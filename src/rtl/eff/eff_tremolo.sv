==> flow/design.v <==
`timescale 1ns / 1ps
`default_nettype none
module eff_tremolo #(
  parameter int DATA_WIDTH = 8
) (
  input  wire                   clk,
  input  wire                   rst,
  input  wire                   en,
  input  wire  [DATA_WIDTH-1:0] data_i,
  input  wire                   vld_i,
  output logic [DATA_WIDTH-1:0] data_o,
  output logic                  vld_o
);
  localparam WAVE_WIDTH = DATA_WIDTH - 3;
  localparam STAGES     = 3;
  logic signed [  DATA_WIDTH-1:0] data_r   = '0;
  logic signed [2*DATA_WIDTH-1:0] data_m   = '0;
  logic signed [  DATA_WIDTH-1:0] data_eff = '0;
  logic        [      STAGES-1:0] vld_eff  = '0;
  logic [0:0] cnt = '0;
  always_ff @ (posedge clk) begin
    if (rst) cnt <= '0;
    else     cnt <= cnt + 1;
  end
  wire nxt = &cnt;
  wire [WAVE_WIDTH-1:0] wav;
  nco_tri #(
    .N (WAVE_WIDTH)
  ) nco_tri (
    .clk (clk),
    .rst (rst),
    .en  (en),
    .nxt (nxt),
    .wav (wav)
  );
  wire [DATA_WIDTH-1:0] mult = (en) ? wav : 1;
  always_ff @ (posedge clk) begin
    if (rst) begin
      data_r   <= '0;
      data_m   <= '0;
      data_eff <= '0;
    end else begin
      data_r   <= data_i;
      data_m   <= {{WAVE_WIDTH{data_r[DATA_WIDTH-1]}}, data_r} * {{WAVE_WIDTH{mult[DATA_WIDTH-1]}}, mult};
      data_eff <= (en) ? data_m >> WAVE_WIDTH : data_m;
    end
  end
  always_ff @ (posedge clk) begin
    if (rst) vld_eff <= '0;
    else     vld_eff <= (vld_eff << 1) | vld_i;
  end
  always_comb data_o = data_eff;
  always_comb vld_o  = vld_eff [STAGES-1];
endmodule
`timescale 1ns / 1ps
`default_nettype none
module nco_tri #(
  parameter int N = 8
) (
  input  wire          clk,
  input  wire          rst,
  input  wire          en,
  input  wire          nxt,          
  output logic [N-1:0] wav = '0      
);
  logic dir = 0;
  always_ff @ (posedge clk) begin
    if (rst | ~en)                 dir <= 0;
    else if (wav == {N{1'b1}} - 1) dir <= 1;
    else if (wav == 1)             dir <= 0;
  end
  always_ff @ (posedge clk) begin
    if (rst | ~en) wav <= '0;
    else           wav <= (dir) ? wav - nxt : wav + nxt;
  end
endmodule
Reports on eff_tremolo
What the tools print for eff_tremolo, step after step.
Line numbers count from 1 in the design file above.
Operators: Yosys type, input widths -> output width; for muxes data width and select width s.
Cell names lack the library's common part.
The mark n/a stands for no value.
- top: eff_tremolo
- clock input: clk
- cell library: sky130hd
- timing corner: tt_025C_1v80

Word-level counts
Counts by Yosys on the flattened word-level netlist (proc, flatten, opt, wreduce; memories kept). Register bits leave out memories and registers merged into their read ports (data or address). Print and check cells are left out. Cells with the same type and inputs are merged into one.
- noted $add $sub $neg: 3
- multipliers at 1
- noted equality and inequality tests: 2
- noted muxes and demuxes: 5
- bitwise logic cells at 3
- reductions and logical operators: 1
- operators by type and width (cell ; count):
    $mul 13x5->13 ; 1
    $mux 5 ; 2
    $mux 8 ; 1
    $add 5x1->5 ; 1
    $sub 5x1->5 ; 1
    $eq 5x1->1 const B ; 1
    $eq 5x5->1 const B ; 1
    $or 3x1->3 ; 1
    $reduce_bool 2->1 ; 1
    $mux 1 ; 2
    $add 1x1->1 const B ; 1
    $or 1x1->1 ; 1
    $not 1->1 ; 1
- register bits after elaboration: 39

Longest topological paths
Longest topological path by Yosys (ltp), each cell counted once; first at word level (registers and memories cut), then after technology mapping (sequential cells cut; the memories' decode and read muxes count).
- word-level depth at 3
- ABC_AREA at 0
- depth in mapped cells: 15

After synthesis
Yosys stat after the flow's synthesis: flattened, memories mapped to cells. It holds for the ABC_AREA given above (unset counts as 0); a run with the other value may have another netlist.
Totals and module areas in this step are rounded.
- cells by type (type ; count ; area in all (sq um)):
    dfxtp_1 ; 39 ; 780.749
    fa_1 ; 27 ; 540.518
    ha_1 ; 19 ; 237.728
    inv_1 ; 41 ; 153.898
    and3_1 ; 18 ; 112.608
    nor2b_1 ; 15 ; 93.84
    nor2_1 ; 23 ; 86.333
    mux2i_1 ; 8 ; 80.077
    nand3_1 ; 15 ; 75.072
    xnor2_1 ; 8 ; 70.067
    xor2_1 ; 7 ; 61.309
    nand2_1 ; 13 ; 48.797
    a21o_1 ; 5 ; 37.536
    clkbuf_1 ; 10 ; 37.536
    a21oi_1 ; 6 ; 30.029
    and2_1 ; 4 ; 25.024
    a211oi_1 ; 2 ; 15.014
    a311oi_2 ; 1 ; 15.014
Not listed: further types 17, cells in them 22.
- noted cells in the netlist: 283
- mapped area at 2670 sq um
- noted area of sequential cells: 781 sq um
- flip-flops at 39
- buffers at 11
The figures by module come from a second, unflattened synthesis with its own total; it is not the netlist above.
- noted cells (unflattened synthesis): 274
- area total of the unflattened synthesis at 2700 sq um
Each row is one instance without its submodules.
- by module (module ; instances ; cells ; area (sq um)):
    eff_tremolo ; 1 ; 241 ; 2360
    nco_tri (N=5) ; 1 ; 33 ; 335

Timing after synthesis
Source: OpenSTA report_checks on the synthesized netlist (no wires, ideal clock, input and output delay 20% of the period each), path of least setup slack; recovery checks are left aside. Register names are those of the netlist, which keeps one name where synthesis merged equal registers.
- path kind: input to register
- start: input port en
- end: register data_m[11]
- period at 5.98 ns
- noted library setup time: 0.121 ns
- noted time at the first pin: 1.196 ns
- arrival time at 4.600 ns
- required time at 5.859 ns
- path slack at 1.259 ns
- path delay: 3.525 ns
- noted stages on the path: 13
- noted period reached after synthesis: 4.721 ns
"path delay" = arrival - input delay + setup time.
"stages on the path": output pins that drive a net of the path, with the launching flip-flop's if there is one; two outputs of one cell count as two.
"period reached after synthesis" is the clock period less the worst setup slack; recovery checks do not enter. This is arithmetic on one report: input and output delays are still those of the set period (20% each).
Between the ends stands the longest chain of elaborated cells between them, by number of cells; it is not shown to be the way that was timed. Of several equally long chains one is given.
Each line given opens the expression or statement behind the cell; cells for indexed reads and writes are added by Yosys, which also makes memories of some case tables.
- path through: buf_2 clkbuf_1 nand3_1 fa_1 fa_1 fa_1 inv_1 ha_1 o21ai_0 o21bai_1 a21oi_1 o21ai_1 mux2_2
- length of the longest elaborated chain: 2
- ends and longest elaborated chain, after synthesis (element ; RTL line ; source):
    start: declaration ; 8 ; input  wire                   en,
    $mux 5 ; 36 ; wire [DATA_WIDTH-1:0] mult = (en) ? wav : 1;
    $mul 13x5->13 ; 44 ; data_m   <= {{WAVE_WIDTH{data_r[DATA_WIDTH-1]}}, data_r} * {{WAVE_WIDTH{mult[DATA_WIDTH-1]}}, mult};
    end: assignment ; 40 ; data_m   <= '0;
    end: assignment ; 44 ;
    end: declaration ; 17 ; logic signed [2*DATA_WIDTH-1:0] data_m   = '0;

Timing after layout
From the final timing report of flow run A: the path of least setup slack in the routed layout; clock arrival at registers is part of the times.
- path kind: input to register
- start: input port en
- end: register data_m[11]
- period at 3.69 ns
- noted library setup time: 0.10 ns
- noted time at the first pin: 0.74 ns
- arrival time at 3.87 ns
- required time at 3.88 ns
- path slack at 0.01 ns
- noted stages on the path: 14
Between the ends stands the longest chain of elaborated cells between them, by number of cells; it is not shown to be the way that was timed. Of several equally long chains one is given.
- path through: buf_8 buf_6 and3_4 fa_1 fa_1 inv_1 fa_1 inv_2 ha_4 o21ai_2 o21bai_2 a21oi_4 o21ai_2 mux2_4
- length of the longest elaborated chain: 2
- ends and longest elaborated chain, post-layout (element ; RTL line ; source):
    start: declaration ; 8 ; input  wire                   en,
    $mux 5 ; 36 ; wire [DATA_WIDTH-1:0] mult = (en) ? wav : 1;
    $mul 13x5->13 ; 44 ; data_m   <= {{WAVE_WIDTH{data_r[DATA_WIDTH-1]}}, data_r} * {{WAVE_WIDTH{mult[DATA_WIDTH-1]}}, mult};
    end: assignment ; 40 ; data_m   <= '0;
    end: assignment ; 44 ;
    end: declaration ; 17 ; logic signed [2*DATA_WIDTH-1:0] data_m   = '0;

Subject: flow runs of eff_tremolo

Hi,

Measured results for eff_tremolo: 2 stored runs of the Yosys and OpenROAD flow on sky130hd. The settings differ; the order carries no meaning. The constraints put input and output delay at 20% of the set period each and load the outputs with 0.01 pF.
"time of the worst setup path" is the time allowed to the run's worst setup path (the clock period less input and output delay, where it has them) less its slack. Clock arrival times count: a late capture clock shortens it, a late launch clock lengthens it.
"total power of the final layout" rests on the timing tool's default activity at the inputs, not on a simulated workload.
The measured numbers are rounded.

Flow run A
Settings were period_ns = 3.69; CORE_UTILIZATION = 53; CELL_PAD_IN_SITES_DETAIL_PLACEMENT = 0; ABC_AREA = 0; GPL_ROUTABILITY_DRIVEN = 1; CTS_CLUSTER_DIAMETER = 163; MIN_ROUTING_LAYER = met2; CAP_MARGIN = 20; CORE_MARGIN = 2; SLEW_MARGIN = 20
- noted the chip area after synthesis (Yosys): 2670 sq um
- area inside the die boundary: 5610 sq um
- noted the standard-cell area after layout: 3570 sq um
- worst setup slack after layout: 0.012 ns
- sum of negative setup slack at 0.000 ns
- noted the total power of the final layout: 1140 uW
- noted the time of the worst setup path: 2.94 ns
- kind of the worst setup path: input to register

Flow run B
Settings were period_ns = 6.11; CORE_UTILIZATION = 49; PLACE_DENSITY_LB_ADDON = 0.14; CORE_MARGIN = 5; CAP_MARGIN = 20; SLEW_MARGIN = 20
- noted the chip area after synthesis (Yosys): 2670 sq um
- area inside the die boundary: 7020 sq um
- noted the standard-cell area after layout: 3020 sq um
- worst setup slack after layout: 1.11 ns
- sum of negative setup slack at 0.000 ns
- noted the total power of the final layout: 570 uW
- noted the time of the worst setup path: 3.77 ns
- kind of the worst setup path: input to register

Regards
