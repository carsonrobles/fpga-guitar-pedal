==> flow/design.v <==
`timescale 1ns / 1ps
`default_nettype none
module sync_fifo #(
  parameter int DATA_WIDTH = 8,
  parameter int FIFO_DEPTH = 8
) (
  input  wire                   clk,
  input  wire                   rst,
  input  wire                   en,
  input  wire                   we,
  input  wire  [DATA_WIDTH-1:0] data_i,
  output logic [DATA_WIDTH-1:0] data_o
);
  logic [        DATA_WIDTH-1:0] mem [FIFO_DEPTH];
  logic [$clog2(FIFO_DEPTH)-1:0] wr_ptr = '0;
  wire wr = en & we;
  always_ff @ (posedge clk) begin
    if (rst)     wr_ptr <= 0;
    else if (wr) wr_ptr <= wr_ptr + 1;
  end
  always_ff @ (posedge clk) begin
    if (wr) mem[wr_ptr] <= data_i;
  end
  always_ff @ (posedge clk) data_o = mem[wr_ptr];
endmodule
Reports on sync_fifo --
What the tools print for sync_fifo, step after step. Line numbers count from 1 in the design file above. Operators: Yosys type, input widths -> output width; for muxes data width and select width s. Library cell names are shortened. The mark -- stands for no value.
Set-up: top module sync_fifo, clock port clk, cell library sky130hd, timing corner tt_025C_1v80

After elaboration --
Yosys after proc, flatten, opt, wreduce and memory -nomap, before mapping. Enables and synchronous resets that opt folds into registers are not counted as muxes. Memory bits, and registers merged into a memory's read port (data or address), are not among the register bits. Print and check cells are not counted. Equal cells are merged and count once. Yosys's memory passes give these memory sizes; they may raise the number of words (mostly to a power of two), join words into wider ones and drop unused or constant bits.
Cells by class: muxes and demuxes 3, $add $sub $neg 1, bitwise logic cells 1
Operator list (number):
- $mux 8 | 1
- $add 3x1->3 const B | 1
- $mux 3 | 1
- $and 1x1->1 | 1
- $mux 1 | 1
Storage and ports: output and inout bits 8, memory cells 1, clocked read ports x word width 8, cells after elaboration 7, RAM bits 64, bits in registers 3
Memory list:
- mem | depth 8, bits a word 8, read ports 1, wr ports 1, RTL line 14 | logic [        DATA_WIDTH-1:0] mem [FIFO_DEPTH];

Depth --
Yosys ltp: most cells in a row. Word level: on the elaborated netlist, between registers, memories and ports. Mapped: between sequential cells and ports; inverters and the memories' decode and read muxes count.
Logic depth: word-level depth 2, ABC_AREA 1, depth in mapped cells 8, mapped depth without buffers 7

Mapped cells and area --
Yosys stat after the flow's synthesis: flattened, memories mapped to cells. It holds for the ABC_AREA given above (unset counts as 0); a run with the other value may have another netlist. Totals and module areas in this step are rounded.
Cell types:
- edfxtp_1 | number 64, area in all 1.92E+03 um^2
- nand2_1 | number 99, area in all 371.606 um^2
- inv_1 | number 84, area in all 315.302 um^2
- dfxtp_1 | number 11, area in all 220.211 um^2
- nand3_1 | number 31, area in all 155.149 um^2
- nor2_1 | number 11, area in all 41.29 um^2
- buf_4 | number 3, area in all 22.522 um^2
- buf_2 | number 4, area in all 20.019 um^2
- nor2_2 | number 3, area in all 18.768 um^2
- ha_1 | number 1, area in all 12.512 um^2
- a211oi_1 | number 1, area in all 7.507 um^2
- a21oi_1 | number 1, area in all 5.005 um^2
- inv_2 | number 1, area in all 3.754 um^2
Mapped netlist: cell area after synthesis 3120 um^2, sequential part of the area 2140 um^2, mapped cells 314, mapped flip-flops 75

Worst setup path after synthesis --
Path of least setup slack by OpenSTA after synthesis, without wires, with an ideal clock, recovery checks aside; 20% of the period is set as input and as output delay. Where synthesis merged equal registers, the netlist keeps one of their names.
Timing path post-synthesis: path type register to register, start register wr_ptr[0], end memory mem[3][0], buffers on the path 2, data arrival time 1.209 ns, path delay 1.579 ns, data required time 1.950 ns, period 2.32 ns, path slack 0.740 ns, stages 7, synthesis period reached 1.58 ns
"path delay" = arrival - input delay + setup time. "stages": output pins that drive a net of the path, with the launching flip-flop's if there is one; two outputs of one cell count as two. "synthesis period reached" is the clock period less the worst setup slack; recovery checks do not enter. This is arithmetic on one report: input and output delays are still those of the set period (20% each). The rows between start and end are the longest chain of elaborated cells between them; the timing report does not say that the signal goes this way. Where chains are equally long, one stands for them. A line is the first line of the expression or statement that the cell stems from. Yosys adds cells for indexed reads and writes and turns some case tables into memories.
On the way, post-synthesis: cells stage by stage dfxtp_1 > buf_2 > inv_2 > buf_4 > nor2_1 > inv_1 > nor2_1, cells in the longest elaborated chain 1, elaborated cells on any way between the ends 1, classes of those cells 1 x mux
RTL lines, path post-synthesis:
- start, declared | RTL line 15 | logic [$clog2(FIFO_DEPTH)-1:0] wr_ptr = '0;
- start, assigned | RTL line 18 | if (rst)     wr_ptr <= 0;
- start, assigned | RTL line 19 | else if (wr) wr_ptr <= wr_ptr + 1;
- $mux 3 | RTL line 22 | if (wr) mem[wr_ptr] <= data_i;
- end, declared | RTL line 14 | logic [        DATA_WIDTH-1:0] mem [FIFO_DEPTH];

Worst path after layout --
Path of least setup slack in the final report of flow run 1 (OpenROAD, finished layout, wires in). Where an end is a register, its clock arrival counts in the times.
Timing path after layout: path type register to output, start register (no name shown), end output port data_o[5], stages 2, data arrival time 1.18 ns, buffers on the path 1, period 1.63 ns, data required time 1.30 ns, path slack 0.12 ns, output delay 0.33 ns
On the way, after layout: cells stage by stage dfxtp_1 > clkdlybuf4s50_1, cells in the longest elaborated chain 0, elaborated cells on any way between the ends 0
RTL lines, path after layout:
- end, declared | RTL line 12 | output logic [DATA_WIDTH-1:0] data_o

Top module sync_fifo; platform sky130hd; tools Yosys and OpenROAD; 2 stored runs in no particular order. Input and output delays are each 20% of the period that was set; the output load is 0.01 pF.
"critical setup path time" = time allowed to the worst setup path (clock period - input delay - output delay, where it has them) - its slack; a late launch clock adds to it, a late capture clock takes from it.
Values from the reports are rounded here.

[flow run 1] flow files
==> flow/run.sh <==
#!/bin/bash
# the make line also repeats the synthesis and layout settings of config.mk as NAME=value (left out here)
make -C /OpenROAD-flow-scripts/flow DESIGN_CONFIG=/design/flow/config.mk WORK_HOME=/design/flow/orfs CLKGATE_MAP_FILE= finish
==> flow/config.mk <==
export PLATFORM = sky130hd
export DESIGN_NAME = sync_fifo
export DESIGN_NICKNAME = sync_fifo
export VERILOG_FILES = /design/flow/design.v
export SDC_FILE = /design/flow/constraint.sdc
export NUM_CORES = 4
export LEC_CHECK = 0
export ABC_AREA = 1
export CAP_MARGIN = 20
export CELL_PAD_IN_SITES_GLOBAL_PLACEMENT = 2
export CORE_MARGIN = 2
export CORE_UTILIZATION = 39
export GPL_ROUTABILITY_DRIVEN = 1
export MIN_ROUTING_LAYER = met1
export PLACE_DENSITY_LB_ADDON = 0.2
export SLEW_MARGIN = 40
export TNS_END_PERCENT = 20
==> flow/constraint.sdc <==
create_clock -name core_clock -period 1.63 [get_ports {clk}]
set_input_delay 0.3260 -clock core_clock [delete_from_list [all_inputs] [get_ports {clk}]]
set_output_delay 0.3260 -clock core_clock [all_outputs]
set_load 0.01 [all_outputs]

[flow run 1] result: setup slack of the worst path 0.123 ns; worst hold slack after layout 0.578 ns; utilization after routing 0.491; critical setup path time 1.18 ns; worst path kind register to output; netlist area reported by Yosys 3120 um^2; die size 8720 um^2

[flow run 2] flow files
==> flow/run.sh <==
#!/bin/bash
# the make line also repeats the synthesis and layout settings of config.mk as NAME=value (left out here)
make -C /OpenROAD-flow-scripts/flow DESIGN_CONFIG=/design/flow/config.mk WORK_HOME=/design/flow/orfs CLKGATE_MAP_FILE= finish
==> flow/config.mk <==
export PLATFORM = sky130hd
export DESIGN_NAME = sync_fifo
export DESIGN_NICKNAME = sync_fifo
export VERILOG_FILES = /design/flow/design.v
export SDC_FILE = /design/flow/constraint.sdc
export NUM_CORES = 4
export LEC_CHECK = 0
export ABC_AREA = 1
export CAP_MARGIN = 20
export CORE_ASPECT_RATIO = 0.98
export CORE_MARGIN = 5
export CORE_UTILIZATION = 69
export CTS_CLUSTER_DIAMETER = 121
export GPL_ROUTABILITY_DRIVEN = 0
export HOLD_SLACK_MARGIN = 0.24
export PLACE_DENSITY_LB_ADDON = 0.16
export SETUP_SLACK_MARGIN = 0.19
export SLEW_MARGIN = 20
export TNS_END_PERCENT = 100
==> flow/constraint.sdc <==
create_clock -name core_clock -period 1.31 [get_ports {clk}]
set_input_delay 0.2620 -clock core_clock [delete_from_list [all_inputs] [get_ports {clk}]]
set_output_delay 0.2620 -clock core_clock [all_outputs]
set_load 0.01 [all_outputs]

[flow run 2] result: setup slack of the worst path 0.122 ns; worst hold slack after layout 0.526 ns; utilization after routing 0.862; critical setup path time 1.19 ns; worst path kind register to register; netlist area reported by Yosys 3120 um^2; die size 5960 um^2
