==> flow/design.v <==
`timescale 1ns / 1ps
`default_nettype none
module rgb_drv (
  input  wire clk,
  input  wire rst,
  input  wire mode,
  output wire red,
  output wire grn,
  output wire blu
);
  logic [17:0] blu_cnt = '0;
  always_ff @ (posedge clk) begin
    if (rst) blu_cnt <= '0;
    else     blu_cnt <= blu_cnt + 1;
  end
  logic dir = 0;
  always_ff @ (posedge clk) begin
    if (rst | &blu_lvl) begin
      dir <= 0;
    end else if (!blu_lvl) begin
      dir <= 1;
    end
  end
  logic [7:0] blu_lvl = '0;
  always_ff @ (posedge clk) begin
    if (rst) begin
      blu_lvl <= '1;
    end else if (&blu_cnt) begin
      blu_lvl <= blu_lvl + ((dir) ? 1 : -1);
    end
  end
  assign red = 0;
  assign grn = 0;
  assign blu = (blu_cnt[17:10] > blu_lvl);
endmodule
# Tool chain data of rgb_drv

The steps from the RTL of rgb_drv to its reports follow in flow order.
Line numbers count from 1 in the design file above.
Operators carry their Yosys type and port widths (W data, S select, Z words).
Library cell names are shortened.
The mark -- stands for no value.

Design top: rgb_drv
Clock: clk
Standard-cell library: sky130hd
Timing corner: tt_025C_1v80

# Elaborated design

Source: Yosys, flattened and elaborated, memories not mapped. Widths are those after wreduce; folded enables and synchronous resets count as part of the registers. Registers that Yosys merges into a memory's read port (data or address) are not register bits. Print and check cells do not count. Equal cells are merged and count once.

Register bits: 27
Bits of input ports: 3
Output and inout port bits: 3

Add/sub/neg operators: 2
Magnitude comparators: 1
Multiplexer cells: 1
Bitwise operators: 1
Reduce/logical cells: 3

Operators with widths:

| kind                    | number |
| $add A18 B1 Y18 const B | 1 |
| $reduce_and A18 Y1      | 1 |
| $add A8 B8 Y8           | 1 |
| $gt A8 B8 Y1            | 1 |
| $logic_not A8 Y1        | 1 |
| $reduce_and A8 Y1       | 1 |
| $mux W8                 | 1 |
| $or A1 B1 Y1            | 1 |

# Depth

Longest topological path by Yosys (ltp), each cell counted once; first at word level (registers and memories cut), then after technology mapping (sequential cells cut; the memories' decode and read muxes count).

Word-level depth: 2
ABC_AREA: 0
Depth in mapped cells: 7
Depth with buffers taken out: 7

# Netlist

The flow's flattened synthesis, as Yosys stat reports it; memories are mapped. The netlist is that of the ABC_AREA named above (0 if unset); the other value can give another one.
The area totals of this step are shown rounded.

Cells in the netlist: 176
Mapped area: 1600 um^2
Sequential area: 540 um^2
Mapped flip-flops: 27
Buffer cells: 6

Cell types:

| type     | number | area in all (um^2) |
| dfxtp_1  | 27     | 540.518 |
| ha_1     | 15     | 187.68 |
| xor2_1   | 14     | 122.618 |
| nor2_1   | 23     | 86.333 |
| nand4_1  | 9      | 56.304 |
| a21o_1   | 7      | 52.55 |
| xnor2_1  | 6      | 52.55 |
| inv_1    | 11     | 41.29 |
| a21oi_1  | 8      | 40.038 |
| nand3_1  | 6      | 30.029 |
| o21ai_0  | 6      | 30.029 |
| a211o_1  | 3      | 26.275 |
| nand2_1  | 7      | 26.275 |
| nand4_4  | 1      | 21.27 |
| fa_1     | 1      | 20.019 |
| mux2i_1  | 2      | 20.019 |
| a221oi_1 | 2      | 17.517 |
| and4_1   | 2      | 17.517 |

Other cell types: 20; their cells: 26.

# Worst setup path after synthesis

OpenSTA on the mapped netlist: ideal clock, no wires. The path of least setup slack (recovery checks aside). Input and output delay are each 20% of the period. Register names are those of the netlist, which keeps one name where synthesis merged equal registers.

Path type: flip-flop to output port
Start point: reg blu_lvl[2]
End point: out blu
Period: 3.97 ns
Output delay: 0.794 ns
Time at the first pin: 0.000 ns
Arrival: 1.551 ns
Data required time: 3.176 ns
Path slack: 1.625 ns
Path delay: 1.551 ns
Driving pins on the path: 7
Buffers on the path: 0
Synthesis period reached: 2.345 ns

"path delay" = arrival - input delay + setup time.
At an output port there is no setup time.
"driving pins on the path": output pins that drive a net of the path, with the launching flip-flop's if there is one; two outputs of one cell count as two.
"synthesis period reached" = period - worst setup slack (recovery checks aside). The figure is calculated, with input and output delays left at 20% of the set period.
The rows between start and end are the longest chain of elaborated cells between them; the timing report does not say that the signal goes this way. Where chains are equally long, one stands for them.
A line is the first line of the expression or statement that the cell stems from. Yosys adds cells for indexed reads and writes and turns some case tables into memories.

Cells stage by stage: dfxtp_1 > inv_1 > ha_1 > a21o_1 > a221o_1 > a221oi_1 > a31oi_1
Length of the longest elaborated chain: 1

Ends and longest elaborated chain, post-synthesis:

| item            | RTL line | text |
| start, declared | 24       | `logic [7:0] blu_lvl = '0;` |
| start, assigned | 27       | `blu_lvl <= '1;` |
| start, assigned | 29       | `blu_lvl <= blu_lvl + ((dir) ? 1 : -1);` |
| $gt A8 B8 Y1    | 34       | `assign blu = (blu_cnt[17:10] > blu_lvl);` |
| end, declared   | 9        | `output wire blu` |

# Timing after layout

Path of least setup slack in the final report of flow run B (OpenROAD, finished layout, wires in). Where an end is a register, its clock arrival counts in the times.

Path type: flip-flop to output port
Start point: reg blu_lvl[3]
End point: out blu
Period: 2.41 ns
Output delay: 0.48 ns
Time at the first pin: 0.27 ns
Arrival: 1.84 ns
Data required time: 1.93 ns
Path slack: 0.09 ns
Driving pins on the path: 8
Buffers on the path: 1

The rows between start and end are the longest chain of elaborated cells between them; the timing report does not say that the signal goes this way. Where chains are equally long, one stands for them.

Cells stage by stage: dfxtp_2 > inv_1 > ha_4 > and3_4 > a221o_1 > a221oi_2 > a31oi_1 > buf_2
Length of the longest elaborated chain: 1

Ends and longest elaborated chain, post-layout:

| item            | RTL line | text |
| start, declared | 24       | `logic [7:0] blu_lvl = '0;` |
| start, assigned | 27       | `blu_lvl <= '1;` |
| start, assigned | 29       | `blu_lvl <= blu_lvl + ((dir) ? 1 : -1);` |
| $gt A8 B8 Y1    | 34       | `assign blu = (blu_cnt[17:10] > blu_lvl);` |
| end, declared   | 9        | `output wire blu` |

Design rgb_drv on sky130hd. What follows are 2 stored runs of the flow, each under its own settings; their order means nothing. The constraints put input and output delay at 20% of the set period each and load the outputs with 0.01 pF.
"reached clock period" is the run's clock period less its worst setup slack. It is reckoned from that one timing run; input and output delays stay at 20% of the period that was set.
"critical setup path time": the worst setup path's part of the clock period (all of it between registers, 20% less for each end at a port) less its slack. A launch clock that arrives late makes it longer, a capture clock that arrives late makes it shorter.
"total power of the final layout": no workload was simulated; the value follows from the tool's default switching activity.
Values from the reports are rounded here.

## Flow run A

==> flow/run.sh <==
#!/bin/bash
# the make line also repeats the synthesis and layout settings of config.mk as NAME=value (left out here)
make -C /OpenROAD-flow-scripts/flow DESIGN_CONFIG=/design/flow/config.mk WORK_HOME=/design/flow/orfs CLKGATE_MAP_FILE= finish
==> flow/config.mk <==
export PLATFORM = sky130hd
export DESIGN_NAME = rgb_drv
export DESIGN_NICKNAME = rgb_drv
export VERILOG_FILES = /design/flow/design.v
export SDC_FILE = /design/flow/constraint.sdc
export NUM_CORES = 4
export LEC_CHECK = 0
export ABC_AREA = 1
export CAP_MARGIN = 20
export CELL_PAD_IN_SITES_GLOBAL_PLACEMENT = 2
export CORE_MARGIN = 4
export CORE_UTILIZATION = 58
export CTS_CLUSTER_SIZE = 28
export GPL_TIMING_DRIVEN = 0
export MIN_ROUTING_LAYER = met1
export SLEW_MARGIN = 20
==> flow/constraint.sdc <==
create_clock -name core_clock -period 1.41 [get_ports {clk}]
set_input_delay 0.2820 -clock core_clock [delete_from_list [all_inputs] [get_ports {clk}]]
set_output_delay 0.2820 -clock core_clock [all_outputs]
set_load 0.01 [all_outputs]

Flow run A: no results, placement failed with GPL-0301

## Flow run B

==> flow/run.sh <==
#!/bin/bash
# the make line also repeats the synthesis and layout settings of config.mk as NAME=value (left out here)
make -C /OpenROAD-flow-scripts/flow DESIGN_CONFIG=/design/flow/config.mk WORK_HOME=/design/flow/orfs CLKGATE_MAP_FILE= finish
==> flow/config.mk <==
export PLATFORM = sky130hd
export DESIGN_NAME = rgb_drv
export DESIGN_NICKNAME = rgb_drv
export VERILOG_FILES = /design/flow/design.v
export SDC_FILE = /design/flow/constraint.sdc
export NUM_CORES = 4
export LEC_CHECK = 0
export CAP_MARGIN = 20
export CORE_MARGIN = 2
export CORE_UTILIZATION = 26
export SLEW_MARGIN = 20
==> flow/constraint.sdc <==
create_clock -name core_clock -period 2.41 [get_ports {clk}]
set_input_delay 0.4820 -clock core_clock [delete_from_list [all_inputs] [get_ports {clk}]]
set_output_delay 0.4820 -clock core_clock [all_outputs]
set_load 0.01 [all_outputs]

| result of flow run B | value |
|---|---|
| synthesized cell area | 1600 um^2 |
| die size | 6800 um^2 |
| standard-cell area after routing | 1900 um^2 |
| utilization of the finished layout | 31% |
| worst setup slack after layout | 0.085 ns |
| total negative slack on setup checks | 0.000 ns |
| final worst hold slack | 0.50 ns |
| total power of the final layout | 0.00074 W |
| reached clock period | 2.325 ns |
| critical setup path time | 1.84 ns |
| type of the worst setup path | flip-flop to output port |
